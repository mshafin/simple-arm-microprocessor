==> flow/design.v <==
module computational_unit(
	input clk, sync_reset,		
	input i_sel, y_sel, x_sel,							 
	input [3:0] source_sel, nibble_ir, i_pins, dm,		 
	input [8:0] reg_en,									 
	input NOPC8, NOPCF, NOPD8, NOPDF,
	output reg r_eq_0,									 
	output reg [3:0] o_reg, i, data_bus,				 
	output reg [3:0] x0, x1, y0, y1, m, r,
	output reg [7:0] from_CU					
);
reg [3:0] pm_data; 										 
always @ (*)
	from_CU <= 8'H00;
always @ (*)
	pm_data <= nibble_ir;
always @ (posedge clk)
if (reg_en[0] == 1'b1)
	x0 <= data_bus;
else
	x0 <= x0;
always @ (posedge clk)
if (reg_en[1] == 1'b1)
	x1 <= data_bus;
else
	x1 <= x1;
always @ (posedge clk)
if (reg_en[2] == 1'b1)
	y0 <= data_bus;
else
	y0 <= y0;
always @ (posedge clk)
if (reg_en[3] == 1'b1)
	y1 <= data_bus;
else
	y1 <= y1;
always @ (posedge clk)
if (reg_en[5] == 1'b1)
	m <= data_bus;
else
	m <= m;
always @ (posedge clk)
if (reg_en[6] == 1'b1)
	if (i_sel == 1'b0) 
		i <= data_bus;
	else 
		i <= i + m;
else
	i <= i;
always @ (posedge clk)
if (reg_en[8]==1'b1)
	o_reg <= data_bus;
else
	o_reg <= o_reg;
always @ (*)
	case(source_sel)
		4'd00: data_bus <= x0;		
		4'b01: data_bus <= x1;		
		4'd02: data_bus <= y0;		
		4'd03: data_bus <= y1;	
		4'd04: data_bus <= r;
		4'd05: data_bus <= m;			
		4'd06: data_bus <= i;	
		4'd07: data_bus <= dm;		
		4'd08: data_bus <= pm_data;	
		4'd09: data_bus <= i_pins;	
		default: data_bus <= 4'h0;	
	endcase
reg [2:0] alu_func;
reg [3:0] alu_out;  
reg [3:0] x, y;
reg [7:0] x_mul_y; 
always @ (*)
	alu_func <= nibble_ir[2:0];
always @ (*)
	if (x_sel == 1'b0) 
		x <= x0;
	else x <= x1;
always @ (*)
	if(y_sel == 1'b0)
		y <= y0;
	else y <= y1;
always @ (*)
	x_mul_y <= x * y;
always @ (*)
	if (sync_reset == 1'b1)
		alu_out <= 4'b0;				
	else if ((alu_func == 3'b0) && (nibble_ir[3] == 1'b0))
		alu_out <= -x;			
	else if (alu_func == 3'b001)
		alu_out <= x - y;		
	else if (alu_func == 3'b010)
		alu_out <= x + y;		
	else if (alu_func == 3'b011)
		alu_out <= x_mul_y[7:4];	
	else if (alu_func == 3'b100)
		alu_out <= x_mul_y[3:0];
	else if (alu_func == 3'b101)
		alu_out <= x ^ y;			
	else if (alu_func == 3'b110)
		alu_out <= x & y;			
	else if ((alu_func == 3'b111) && (nibble_ir[3] == 1'b0))
		alu_out <= ~x;					
	else if ((alu_func == 3'b000) && (nibble_ir[3] == 1'b1))
		alu_out <= r;		 
	else if ((alu_func == 3'b111) && (nibble_ir[3] == 1'b1))
		alu_out <= r;		 
	else
		alu_out <= r;
always @ (posedge clk)
	if (sync_reset == 1'b1)
		r <= 4'd0;
	else if (reg_en[4] == 1'b1)
		r <= alu_out;
	else
		r <= r;
always @ (posedge clk)
	if (sync_reset == 1'b1)
		r_eq_0 <= 1'b1;
	else if ((reg_en[4] == 1'b1) && (alu_out == 4'd0))
		r_eq_0 <= 1'b1;
	else if ((reg_en[4] == 1'b1) && (alu_out != 4'd0))
		r_eq_0 <= 1'b0;
	else
		r_eq_0 <= r_eq_0;
endmodule
Reports on computational_unit
Tool output for the design above, in the order of the flow.
Lines are those of the file above, counted from 1.
Cell names lack the library's common part.
{"block": "design", "top": "computational_unit", "clock_port": "clk", "lib": "sky130hd", "pvt_corner": "tt_025C_1v80"}

Elaborated design
Source: Yosys, flattened and elaborated, memories not mapped. Widths are those after wreduce. Registers that Yosys merges into a memory's read port (data or address) are not register bits. Print and check cells do not count. Equal cells are merged and count once.
{"block": "bits", "register_bits": 33, "inputBits": 34}
{"block": "op_classes", "logic": 4, "n_reduce_logical": 9, "addsub": 4, "muxes": 13, "mul": 1, "n_eq": 16}
{"block": "ops", "op": "2-to-1 mux 4 bit", "n": 12}
{"block": "ops", "op": "case mux 4 bit (select 10 bit)", "n": 1}
{"block": "ops", "op": "multiplier 4 x 4 -> 8 bit", "n": 1}
{"block": "ops", "op": "equality test 4 x 3 -> 1 bit (second input constant)", "n": 4}
{"block": "ops", "op": "equality test 3 bit (second input constant)", "n": 4}
{"block": "ops", "op": "equality test 4 x 2 -> 1 bit (second input constant)", "n": 2}
{"block": "ops", "op": "adder 4 bit", "n": 2}
{"block": "ops", "op": "equality test 4 bit (second input constant)", "n": 2}
{"block": "ops", "op": "logical NOT 4 bit", "n": 2}
{"block": "ops", "op": "equality test 3 x 2 -> 1 bit (second input constant)", "n": 2}
{"block": "ops", "op": "logical AND 1 bit", "n": 4}
{"block": "ops", "op": "equality test 4 x 1 -> 1 bit (second input constant)", "n": 1}
{"block": "ops", "op": "subtractor 4 bit", "n": 1}
{"block": "ops", "op": "bitwise AND 4 bit", "n": 1}
{"block": "ops", "op": "XOR 4 bit", "n": 1}
{"block": "ops", "op": "negation 4 bit", "n": 1}
{"block": "ops", "op": "inverter 4 bit", "n": 1}
{"block": "ops", "op": "nonzero test 4 bit", "n": 1}
{"block": "ops", "op": "equality test 3 x 1 -> 1 bit (second input constant)", "n": 1}
{"block": "ops", "op": "logical NOT 3 bit", "n": 1}
{"block": "ops", "op": "OR reduction 2 bit", "n": 1}
{"block": "ops", "op": "inverter 1 bit", "n": 1}

Logic depth
Longest topological path by Yosys (ltp), each cell counted once; first at word level (registers and memories cut), then after technology mapping (sequential cells cut; the memories' decode and read muxes count).
{"block": "logic_depth", "ltp_word": 14, "ABC_AREA": 0, "depth_mapped": 16}

Netlist
Source: synth_stat.txt of the flow (Yosys; design flattened, memories mapped). It holds for the ABC_AREA given above (unset counts as 0); a run with the other value may have another netlist.
The area totals of this step are shown rounded.
{"block": "synth_totals", "area_mm2": 0.00293, "seqArea_mm2": 0.000941, "cells": 308, "buf_cells": 23, "ff_cells": 33}
{"block": "by_type", "cell_type": "edfxtp_1", "n": 28, "area_total_um2": 840.806}
{"block": "by_type", "cell_type": "ha_1", "n": 23, "area_total_um2": 287.776}
{"block": "by_type", "cell_type": "fa_1", "n": 7, "area_total_um2": 140.134}
{"block": "by_type", "cell_type": "mux2i_1", "n": 12, "area_total_um2": 120.115}
{"block": "by_type", "cell_type": "nor2_1", "n": 30, "area_total_um2": 112.608}
{"block": "by_type", "cell_type": "dfxtp_1", "n": 5, "area_total_um2": 100.096}
{"block": "by_type", "cell_type": "inv_1", "n": 25, "area_total_um2": 93.84}
{"block": "by_type", "cell_type": "a21oi_1", "n": 18, "area_total_um2": 90.086}
{"block": "by_type", "cell_type": "xnor2_1", "n": 9, "area_total_um2": 78.826}
{"block": "by_type", "cell_type": "mux2i_4", "n": 3, "area_total_um2": 67.565}
{"block": "by_type", "cell_type": "nand2_1", "n": 18, "area_total_um2": 67.565}
{"block": "by_type", "cell_type": "buf_2", "n": 12, "area_total_um2": 60.058}
{"block": "by_type", "cell_type": "buf_4", "n": 8, "area_total_um2": 60.058}
{"block": "by_type", "cell_type": "mux2_2", "n": 5, "area_total_um2": 56.304}
{"block": "by_type", "cell_type": "o21ai_0", "n": 10, "area_total_um2": 50.048}
{"block": "by_type", "cell_type": "a31oi_1", "n": 7, "area_total_um2": 43.792}
{"block": "by_type", "cell_type": "nor2b_1", "n": 7, "area_total_um2": 43.792}
{"block": "by_type", "cell_type": "nand3_1", "n": 8, "area_total_um2": 40.038}
Not listed: further types 43, cells in them 73.

Timing after synthesis
Path of least setup slack by OpenSTA after synthesis, without wires, with an ideal clock, recovery checks aside; 20% of the period is set as input and as output delay. Where synthesis merged equal registers, the netlist keeps one of their names.
{"block": "synth_timing", "path_type": "input to register", "start": "in y_sel", "end": "reg r_eq_0", "delay_ns": 3.143, "driving_pins": 13, "required_time_ns": 4.963, "path_slack_ns": 0.929, "n_path_buf": 1, "setup_ns": 0.127, "t_arrival_ns": 4.034, "clock_period_ns": 5.09, "synth_period_reached_ns": 4.161}
"delay_ns" = arrival - input delay + setup time.
"driving_pins": output pins that drive a net of the path, with the launching flip-flop's if there is one; two outputs of one cell count as two.
"synth_period_reached_ns" = period - worst setup slack (recovery checks aside). The figure is calculated, with input and output delays left at 20% of the set period.
The rows between start and end are the longest chain of elaborated cells between them; the timing report does not say that the signal goes this way. Where chains are equally long, one stands for them.
Each line given opens the expression or statement behind the cell; cells for indexed reads and writes are added by Yosys, which also makes memories of some case tables.
A register here has more assigning lines than the two given.
{"block": "synth_between", "path_cell_list": "clkbuf_1 > mux2i_1 > inv_1 > ha_1 > ha_1 > fa_1 > inv_1 > fa_1 > or3_1 > a31oi_1 > o311ai_1 > o311ai_1 > o31ai_2", "elab_chain_len": 13, "cells_between": 19}
{"block": "synth_lines", "element": "start, declared", "line": 3, "source": "input i_sel, y_sel, x_sel,"}
{"block": "synth_lines", "element": "2-to-1 mux 4 bit", "line": 80, "source": "if(y_sel == 1'b0)"}
{"block": "synth_lines", "element": "bitwise AND 4 bit", "line": 101, "source": "alu_out <= x & y;"}
{"block": "synth_lines", "element": "2-to-1 mux 4 bit", "line": 100, "source": "else if (alu_func == 3'b110)"}
{"block": "synth_lines", "element": "2-to-1 mux 4 bit", "line": 98, "source": "else if (alu_func == 3'b101)"}
{"block": "synth_lines", "element": "2-to-1 mux 4 bit", "line": 96, "source": "else if (alu_func == 3'b100)"}
{"block": "synth_lines", "element": "2-to-1 mux 4 bit", "line": 94, "source": "else if (alu_func == 3'b011)"}
{"block": "synth_lines", "element": "2-to-1 mux 4 bit", "line": 92, "source": "else if (alu_func == 3'b010)"}
{"block": "synth_lines", "element": "2-to-1 mux 4 bit", "line": 90, "source": "else if (alu_func == 3'b001)"}
{"block": "synth_lines", "element": "2-to-1 mux 4 bit", "line": 88, "source": "else if ((alu_func == 3'b0) && (nibble_ir[3] == 1'b0))"}
{"block": "synth_lines", "element": "2-to-1 mux 4 bit", "line": 86, "source": "if (sync_reset == 1'b1)"}
{"block": "synth_lines", "element": "logical NOT 4 bit", "line": 120, "source": "else if ((reg_en[4] == 1'b1) && (alu_out == 4'd0))"}
{"block": "synth_lines", "element": "logical AND 1 bit", "line": 120}
{"block": "synth_lines", "element": "OR reduction 2 bit"}
{"block": "synth_lines", "element": "end, assigned", "line": 119, "source": "r_eq_0 <= 1'b1;"}
{"block": "synth_lines", "element": "end, assigned", "line": 125, "source": "r_eq_0 <= r_eq_0;"}
{"block": "synth_lines", "element": "end, declared", "line": 7, "source": "output reg r_eq_0,"}

Path in the finished layout
From the final timing report of record 1: the path of least setup slack in the routed layout; clock arrival at registers is part of the times.
{"block": "layout_timing", "path_type": "input to register", "start": "in x_sel", "end": "reg r_eq_0", "setup_ns": 0.11, "path_slack_ns": 1.16, "n_path_buf": 2, "t_arrival_ns": 4.15, "driving_pins": 15, "required_time_ns": 5.31, "clock_period_ns": 5.13}
The rows between start and end are the longest chain of elaborated cells between them; the timing report does not say that the signal goes this way. Where chains are equally long, one stands for them.
A register here has more assigning lines than the two given.
{"block": "layout_between", "path_cell_list": "buf_8 > buf_6 > mux2i_4 > inv_2 > nand2_2 > fa_1 > inv_1 > fa_1 > inv_2 > fa_2 > or3_1 > a31oi_1 > o311ai_2 > o311ai_2 > o31ai_2", "elab_chain_len": 14, "cells_between": 22}
{"block": "layout_lines", "element": "start, declared", "line": 3, "source": "input i_sel, y_sel, x_sel,"}
{"block": "layout_lines", "element": "2-to-1 mux 4 bit", "line": 76, "source": "if (x_sel == 1'b0)"}
{"block": "layout_lines", "element": "inverter 4 bit", "line": 103, "source": "alu_out <= ~x;"}
{"block": "layout_lines", "element": "2-to-1 mux 4 bit", "line": 102, "source": "else if ((alu_func == 3'b111) && (nibble_ir[3] == 1'b0))"}
{"block": "layout_lines", "element": "2-to-1 mux 4 bit", "line": 100, "source": "else if (alu_func == 3'b110)"}
{"block": "layout_lines", "element": "2-to-1 mux 4 bit", "line": 98, "source": "else if (alu_func == 3'b101)"}
{"block": "layout_lines", "element": "2-to-1 mux 4 bit", "line": 96, "source": "else if (alu_func == 3'b100)"}
{"block": "layout_lines", "element": "2-to-1 mux 4 bit", "line": 94, "source": "else if (alu_func == 3'b011)"}
{"block": "layout_lines", "element": "2-to-1 mux 4 bit", "line": 92, "source": "else if (alu_func == 3'b010)"}
{"block": "layout_lines", "element": "2-to-1 mux 4 bit", "line": 90, "source": "else if (alu_func == 3'b001)"}
{"block": "layout_lines", "element": "2-to-1 mux 4 bit", "line": 88, "source": "else if ((alu_func == 3'b0) && (nibble_ir[3] == 1'b0))"}
{"block": "layout_lines", "element": "2-to-1 mux 4 bit", "line": 86, "source": "if (sync_reset == 1'b1)"}
{"block": "layout_lines", "element": "logical NOT 4 bit", "line": 120, "source": "else if ((reg_en[4] == 1'b1) && (alu_out == 4'd0))"}
{"block": "layout_lines", "element": "logical AND 1 bit", "line": 120}
{"block": "layout_lines", "element": "OR reduction 2 bit"}
{"block": "layout_lines", "element": "end, assigned", "line": 119, "source": "r_eq_0 <= 1'b1;"}
{"block": "layout_lines", "element": "end, assigned", "line": 125, "source": "r_eq_0 <= r_eq_0;"}
{"block": "layout_lines", "element": "end, declared", "line": 7, "source": "output reg r_eq_0,"}

Wiki page: computational_unit / flow data

Stored flow runs of computational_unit (2 of them; Yosys, OpenROAD, sky130hd). They differ in their settings and are not a sequence. Constraints: input delay and output delay 20% of the set period each, output load 0.01 pF.
"achievedPeriod_ns" is the run's clock period less its worst setup slack. It is reckoned from that one timing run; input and output delays stay at 20% of the period that was set.
"worst_path_allowed_less_slack_ns" is the time allowed to the run's worst setup path (the clock period less input and output delay, where it has them) less its slack. Clock arrival times count: a late capture clock shortens it, a late launch clock lengthens it.
"power.total_mw": no workload was simulated; the value follows from the tool's default switching activity.
The measured numbers are rounded.

{"run": "record 1", "settings": { "period_ns": 5.13, "CORE_UTILIZATION": 58, "SETUP_SLACK_MARGIN": 1.13, "PLACE_DENSITY": 0.58, "HOLD_SLACK_MARGIN": 0.02, "CORE_MARGIN": 6, "TNS_END_PERCENT": 70, "CTS_CLUSTER_DIAMETER": 144, "CAP_MARGIN": 15, "SLEW_MARGIN": 20 }, "results": { "yosys_chip_area_mm2": 0.00293, "worst_path_allowed_less_slack_ns": 2.95, "worst_path_kind": "input to register", "power.total_mw": 1.04, "hold_worst_slack_ns": 0.495, "achievedPeriod_ns": 3.973, "post_route_util_pct": 82.6, "cell_area_final_mm2": 0.00395, "final_setup_ws_ns": 1.16, "die_area_mm2": 0.0069, "setup_tns_ns": 0.000 }}
{"run": "record 2", "settings": { "period_ns": 4.2, "CORE_UTILIZATION": 65, "CAP_MARGIN": 20, "CORE_MARGIN": 2, "SLEW_MARGIN": 20 }, "results": { "yosys_chip_area_mm2": 0.00293, "worst_path_allowed_less_slack_ns": 3.37, "worst_path_kind": "input to register", "power.total_mw": 1.30, "hold_worst_slack_ns": 0.530, "achievedPeriod_ns": 4.211, "post_route_util_pct": 90.7, "cell_area_final_mm2": 0.00395, "final_setup_ws_ns": -0.011, "die_area_mm2": 0.00506, "setup_tns_ns": -0.017 }}
