==> flow/design.v <==
module program_sequencer(
	input clk, sync_reset,
	input jmp, jmp_nz, dont_jmp,
	input [3:0] jmp_addr,
	input NOPC8, NOPCF, NOPD8, NOPDF,		
	output reg [7:0] pm_addr, pc,
	output reg [7:0] from_PS			 
);
always @ *
	from_PS = 8'H00;  
always @ (posedge clk)
	pc <= pm_addr;
always @ (*)
	if (sync_reset == 1'd1)
		pm_addr = 8'H00;
	else if (jmp == 1'd1)
		pm_addr = { jmp_addr, 4'H0 };
	else if (jmp_nz == 1'd1 && dont_jmp == 1'd0)
		pm_addr = { jmp_addr, 4'H0 };
	else
		pm_addr = pc+ 8'H01;
endmodule
---- Reports on program_sequencer ----
Tool output for the design above, in the order of the flow.
Line numbers count from 1 in the design file above.
Cell names lack the library's common part.
A cell with - has no value.
inputs
  design top .............................. program_sequencer
  clock port .............................. clk
  library ................................. sky130hd
  library corner .......................... tt_025C_1v80

---- Word level ----
Source: Yosys, flattened and elaborated, memories not mapped. Widths are those after wreduce; folded enables and synchronous resets count as part of the registers. Registers that Yosys merges into a memory's read port (data or address) are not register bits. Print and check cells do not count. Equal cells are merged and count once.
word-level totals
  register bits ........................... 8
  elaborated cells ........................ 7
  output and inout port bits .............. 24
  input port bits ......................... 13
operators by class
  add/subtract/negate cells ............... 1
  bitwise operators ....................... 1
  muxes and demuxes ....................... 3
  reductions and logical operators ........ 1
operators with widths
  operator                                                count
  8-bit 2-to-1 mux                                        3
  8-bit by 1-bit adder with 8-bit output with constant B  1
  1-bit logical AND                                       1
  1-bit inverter                                          1

---- Depth ----
Depth = most cells in a row (Yosys ltp): at word level without a register or memory, in the mapped netlist without a sequential cell, where the memories' decode and read muxes count.
logic depth
  depth after elaboration ................. 5
  ABC_AREA ................................ 0
  depth in mapped cells ................... 4
  gate-level depth less buffers ........... 4

---- Synthesis result ----
Yosys stat after the flow's synthesis: flattened, memories mapped to cells. It holds for the ABC_AREA given above (unset counts as 0); a run with the other value may have another netlist.
The area totals of this step are shown rounded.
synthesis totals
  buffers ................................. 9
  cells in the netlist .................... 51
  sequential part of the area ............. 0.00016 mm^2
  flip-flops .............................. 8
  chip area (Yosys) ....................... 0.00044 mm^2
cells by type
  cell type  count  area in all (um^2)
  dfxtp_1    8      160.154
  buf_4      8      60.058
  a311oi_1   3      26.275
  a21oi_1    4      20.019
  nand3_1    4      20.019
  or3_1      3      18.768
  xor2_1     2      17.517
  nor3_1     3      15.014
  o21ai_0    3      15.014
  ha_1       1      12.512
  nand4_2    1      12.512
  xnor2_1    1      8.758
  a211oi_1   1      7.507
  inv_1      2      7.507
  nand2_1    2      7.507
  nor3b_1    1      7.507
  and2_1     1      6.256
  nand2b_1   1      6.256
Other cell types: 2; their cells: 2.

---- Worst setup path after synthesis ----
Source: OpenSTA report_checks on the synthesized netlist (no wires, ideal clock, input and output delay 20% of the period each), path of least setup slack; recovery checks are left aside. Register names are those of the netlist, which keeps one name where synthesis merged equal registers.
path post-synthesis
  path kind ............................... reg-to-output
  from .................................... register pc[0]
  to ...................................... output pm_addr[6]
  delay of the path ....................... 1.509 ns
  period .................................. 1.83 ns
  path buffers ............................ 0
  arrival time ............................ 1.509 ns
  stages .................................. 5
  data required time ...................... 1.464 ns
  path slack .............................. -0.045 ns
  launch time at the first pin ............ 0.000 ns
  output delay ............................ 0.366 ns
  synthesis period reached ................ 1.875 ns
"delay of the path" is the arrival time less input delay plus setup time.
At an output port there is no setup time.
"stages": output pins that drive a net of the path, with the launching flip-flop's if there is one; two outputs of one cell count as two.
"synthesis period reached" is the clock period less the worst setup slack; recovery checks do not enter. This is arithmetic on one report: input and output delays are still those of the set period (20% each).
Between the ends stands the longest chain of elaborated cells between them, by number of cells; it is not shown to be the way that was timed. Of several equally long chains one is given.
Each line given opens the expression or statement behind the cell; cells for indexed reads and writes are added by Yosys, which also makes memories of some case tables.
between the ends, post-synthesis
  cell sequence ........................... dfxtp_1 ha_1 inv_1 or3_1 a311oi_1
  length of the longest elaborated chain .. 4
  elaborated cells on any way between the ends .. 4
  RTL lines with such cells ............... 4
  classes of those cells .................. add/sub (1); mux (3)
RTL lines, path post-synthesis
  element                                 line  source
  start, declared                         6     output reg [7:0] pm_addr, pc,
  start, assigned                         12    pc <= pm_addr;
  8-bit by 1-bit adder with 8-bit output  21    pm_addr = pc+ 8'H01;
  8-bit 2-to-1 mux                        18    else if (jmp_nz == 1'd1 && dont_jmp == 1'd0)
  8-bit 2-to-1 mux                        16    else if (jmp == 1'd1)
  8-bit 2-to-1 mux                        14    if (sync_reset == 1'd1)
  end, declared                           6

---- Timing after layout ----
From the final timing report of record 1: the path of least setup slack in the routed layout; clock arrival at registers is part of the times.
path post-layout
  path kind ............................... input-to-output
  from .................................... input dont_jmp
  to ...................................... output pm_addr[6]
  launch time at the first pin ............ 0.73 ns
  period .................................. 3.65 ns
  arrival time ............................ 2.45 ns
  stages .................................. 5
  output delay ............................ 0.73 ns
  input delay ............................. 0.73 ns
  path buffers ............................ 2
  data required time ...................... 2.92 ns
  path slack .............................. 0.47 ns
Between the ends stands the longest chain of elaborated cells between them, by number of cells; it is not shown to be the way that was timed. Of several equally long chains one is given.
between the ends, post-layout
  cell sequence ........................... clkdlybuf4s50_1 nand2b_1 and2_1 a311oi_1 clkdlybuf4s50_1
  length of the longest elaborated chain .. 5
  elaborated cells on any way between the ends .. 5
  RTL lines with such cells ............... 3
  classes of those cells .................. mux (3); logic (1); reduce/logical (1)
RTL lines, path post-layout
  element            line  source
  start, declared    3     input jmp, jmp_nz, dont_jmp,
  1-bit inverter     18    else if (jmp_nz == 1'd1 && dont_jmp == 1'd0)
  1-bit logical AND  18
  8-bit 2-to-1 mux   18
  8-bit 2-to-1 mux   16    else if (jmp == 1'd1)
  8-bit 2-to-1 mux   14    if (sync_reset == 1'd1)
  end, declared      6     output reg [7:0] pm_addr, pc,

## Implementation results

Flow measurements of program_sequencer on sky130hd: 2 stored runs with different settings, listed in no order. Input and output delays are each 20% of the period that was set; the output load is 0.01 pF.
"worst path time" = time allowed to the worst setup path (clock period - input delay - output delay, where it has them) - its slack; a late launch clock adds to it, a late capture clock takes from it.
By "power consumption" is meant OpenSTA's value without simulated activity: inputs other than the clock are taken to toggle once in ten clock periods, and the tool carries that through the logic.
Measured values are rounded.

---- record 1 ----
settings
  period_ns = 3.65
  CAP_MARGIN = 20
  CORE_MARGIN = 2
  CORE_UTILIZATION = 40
  SLEW_MARGIN = 20
results
  die outline area ........................ 0.0014 mm^2
  smallest hold slack ..................... 0.53 ns
  cell area after synthesis ............... 0.00044 mm^2
  worst setup slack after layout .......... 0.47 ns
  power consumption ....................... 0.21 mW
  utilization of the finished layout ...... 0.69
  worst path time ......................... 1.72 ns
  class of the worst setup path ........... input-to-output

---- record 2 ----
settings
  period_ns = 2.11
  CORE_UTILIZATION = 30
  SETUP_SLACK_MARGIN = 0.39
  PLACE_DENSITY = 0.71
  CELL_PAD_IN_SITES_GLOBAL_PLACEMENT = 1
  ABC_AREA = 0
  GPL_ROUTABILITY_DRIVEN = 0
  CTS_CLUSTER_SIZE = 24
  CAP_MARGIN = 0
  MIN_ROUTING_LAYER = met1
  MAX_ROUTING_LAYER = met4
  CORE_MARGIN = 2
  SLEW_MARGIN = 20
results
  die outline area ........................ 0.0018 mm^2
  smallest hold slack ..................... 0.58 ns
  cell area after synthesis ............... 0.00044 mm^2
  worst setup slack after layout .......... 0.12 ns
  power consumption ....................... 0.41 mW
  utilization of the finished layout ...... 0.73
  worst path time ......................... 1.56 ns
  class of the worst setup path ........... reg-to-output
